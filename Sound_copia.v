==> flow/design.v <==
module Sound_Bounce(clk10, Sound_EN1, Sound_OUT);
input clk10, Sound_EN1;
output reg Sound_OUT;
    reg [23:0]aux=0;
    reg [15:0]cont=0, freq=0;
    wire [6:0]duty=0;
    reg [3:0]nota=0;
	 reg Sound_OUT1;
    parameter do2=17026;
    parameter s=0;
    assign duty=freq>>1;
always@(posedge(clk10))
begin
    aux=aux+1;
    cont=cont+1;
    if(cont>=freq)
    begin
        Sound_OUT=0; cont=0;
    end
    if(cont==(freq>>1)) Sound_OUT=1;
    if(aux>=1000000)
        begin
        nota=nota+1; aux=0;
        end
    if(nota>=2) nota=0;
    if(Sound_EN1==1)
    begin
        case(nota)
            0:freq=do2;
            1:freq=do2;
            2:freq=s;
            default:freq=s;
        endcase
    end
    else freq=s;
end
endmodule
Tool chain data of Sound_Bounce
The steps from the RTL of Sound_Bounce to its reports follow in flow order.
Lines are those of the file above, counted from 1.
{ "setup": {"top": "Sound_Bounce", "clk_port": "clk10", "library": "sky130hd", "pvt_corner": "tt_025C_1v80"} }

Word-level counts
Counts by Yosys on the flattened word-level netlist (proc, flatten, opt, wreduce; memories kept). Register bits leave out memories and registers merged into their read ports (data or address). Print and check cells are left out. Cells with the same type and inputs are merged into one.
{ "op_classes": {"eq_ne": 2, "muxes": 4, "compare": 3, "add_sub_neg": 3, "n_reduce_logical": 2} }
{ "op_table": {"columns": ["cell", "n"], "rows": [
  ["24-bit by 1-bit adder with 24-bit output (second input constant)", 1],
  ["24-bit by 20-bit greater-or-equal comparator with 1-bit output (second input constant)", 1],
  ["16-bit by 1-bit adder with 16-bit output (second input constant)", 1],
  ["16-bit by 15-bit equality test with 1-bit output", 1],
  ["16-bit greater-or-equal comparator", 1],
  ["16-bit 2-to-1 mux", 1],
  ["15-bit 2-to-1 mux", 1],
  ["4-bit 2-to-1 mux", 2],
  ["4-bit by 1-bit adder with 4-bit output (second input constant)", 1],
  ["4-bit by 1-bit equality test with 1-bit output (second input constant)", 1],
  ["4-bit by 2-bit greater-or-equal comparator with 1-bit output (second input constant)", 1],
  ["4-bit logical NOT", 1],
  ["2-bit OR reduction", 1]
]} }
{ "bits": {"register_bits": 54, "input_bits": 2} }

Longest topological paths
Longest topological path by Yosys (ltp), each cell counted once; first at word level (registers and memories cut), then after technology mapping (sequential cells cut; the memories' decode and read muxes count).
{ "logic_depth": {"word_depth": 8, "ABC_AREA": 1, "depth_mapped": 19} }

Netlist
Yosys stat after the flow's synthesis: flattened, memories mapped to cells. It holds for the ABC_AREA given above (unset counts as 0); a run with the other value may have another netlist.
{ "types": {"columns": ["type", "n", "area_total_um2"], "rows": [
  ["sky130_fd_sc_hd__dfxtp_1", 18, 360.346],
  ["sky130_fd_sc_hd__nand2_1", 47, 176.419],
  ["sky130_fd_sc_hd__nor2_1", 28, 105.101],
  ["sky130_fd_sc_hd__inv_1", 17, 63.811],
  ["sky130_fd_sc_hd__nand3_1", 11, 55.053],
  ["sky130_fd_sc_hd__ha_1", 3, 37.536],
  ["sky130_fd_sc_hd__nand3b_1", 4, 30.029],
  ["sky130_fd_sc_hd__o211ai_1", 4, 30.029],
  ["sky130_fd_sc_hd__nand4_1", 4, 25.024],
  ["sky130_fd_sc_hd__a21oi_1", 4, 20.019],
  ["sky130_fd_sc_hd__xor2_1", 2, 17.517],
  ["sky130_fd_sc_hd__a21oi_4", 1, 16.266],
  ["sky130_fd_sc_hd__o21bai_1", 2, 15.014],
  ["sky130_fd_sc_hd__nand2_2", 2, 12.512],
  ["sky130_fd_sc_hd__nor2_2", 2, 12.512],
  ["sky130_fd_sc_hd__nor3_1", 2, 10.01],
  ["sky130_fd_sc_hd__o21ai_2", 1, 8.758],
  ["sky130_fd_sc_hd__xnor2_1", 1, 8.758]
]} }
Other cell types: 4; their cells: 4.
{ "mapped": {"cells": 157, "mapped_area_um2": 1023.5, "flip_flops": 18, "seqArea_um2": 360.3, "n_buf": 2} }

Timing after synthesis
Source: OpenSTA report_checks on the synthesized netlist (no wires, ideal clock, input and output delay 20% of the period each), path of least setup slack; recovery checks are left aside. Register names are those of the netlist, which keeps one name where synthesis merged equal registers.
{ "synth_path": {"path_type": "flip-flop to flip-flop", "startpoint": "register cont[0]", "endpoint": "register cont[12]", "path_slack_ns": 0.741, "driving_pins": 16, "delay_ns": 2.399, "required_time_ns": 3.018, "t_first_pin_ns": 0.000, "setup_ns": 0.122, "arrival_time_ns": 2.277, "clock_period_ns": 3.14, "synth_period_reached_ns": 2.399} }
"delay_ns" is the arrival time less input delay plus setup time.
"driving_pins" counts driving pins, that of a launching flip-flop among them; a cell with two outputs on the path counts twice.
"synth_period_reached_ns" = period - worst setup slack (recovery checks aside). The figure is calculated, with input and output delays left at 20% of the set period.
Between the ends stands the longest chain of elaborated cells between them, by number of cells; it is not shown to be the way that was timed. Of several equally long chains one is given.
Each line given opens the expression or statement behind the cell; cells for indexed reads and writes are added by Yosys, which also makes memories of some case tables.
{ "synth_between": {"path_cell_list": "sky130_fd_sc_hd__dfxtp_1 sky130_fd_sc_hd__ha_1 sky130_fd_sc_hd__nand2_1 sky130_fd_sc_hd__nor2_1 sky130_fd_sc_hd__nand2_1 sky130_fd_sc_hd__nor2_1 sky130_fd_sc_hd__nand3_1 sky130_fd_sc_hd__xor2_1 sky130_fd_sc_hd__inv_1 sky130_fd_sc_hd__ha_1 sky130_fd_sc_hd__nand3_1 sky130_fd_sc_hd__nor2_1 sky130_fd_sc_hd__nand2_2 sky130_fd_sc_hd__nand2_2 sky130_fd_sc_hd__buf_2 sky130_fd_sc_hd__nor2_1", "elab_chain_len": 3, "cone_cells": 3, "cone_lines": 2, "cone_classes": "1 x add/sub; 1 x compare; 1 x mux"} }
{ "synth_lines": {"columns": ["item", "line", "source"], "rows": [
  ["from (decl)", 5, "reg [15:0]cont=0, freq=0;"],
  ["from (assign)", 15, "cont=cont+1;"],
  ["from (assign)", 18, "Sound_OUT=0; cont=0;"],
  ["16-bit by 1-bit adder with 16-bit output", 15, null],
  ["16-bit greater-or-equal comparator", 16, "if(cont>=freq)"],
  ["16-bit 2-to-1 mux", 16, null],
  ["to (assign)", 15, null],
  ["to (assign)", 18, null],
  ["to (decl)", 5, null]
]} }

FLOW RESULTS
============

module Sound_Bounce, platform sky130hd, 2 stored runs of the flow under differing settings, order arbitrary. Input and output delays are each 20% of the period that was set; the output load is 0.01 pF.
[
  {
    "run": "entry A",
    "settings": { "period_ns": 4.58, "CORE_UTILIZATION": 57, "SETUP_SLACK_MARGIN": -0.14, "PLACE_DENSITY_LB_ADDON": 0.2, "CELL_PAD_IN_SITES_GLOBAL_PLACEMENT": 2, "TNS_END_PERCENT": 55, "ABC_AREA": 1, "CTS_CLUSTER_DIAMETER": 380, "SLEW_MARGIN": 15, "MIN_ROUTING_LAYER": "met2", "MAX_ROUTING_LAYER": "met4", "CAP_MARGIN": 20, "CORE_MARGIN": 2 },
    "outcome": "did not finish, placement stopped with FLW-0024"
  },
  {
    "run": "entry B",
    "settings": { "period_ns": 1.83, "CORE_UTILIZATION": 69, "PLACE_DENSITY_LB_ADDON": 0.08, "CORE_ASPECT_RATIO": 0.53, "TNS_END_PERCENT": 100, "ABC_AREA": 0, "GPL_ROUTABILITY_DRIVEN": 0, "CAP_MARGIN": 20, "SLEW_MARGIN": 0, "MIN_ROUTING_LAYER": "met1", "CORE_MARGIN": 2 },
    "outcome": "did not finish, floorplanning stopped with PDN-0185"
  }
]
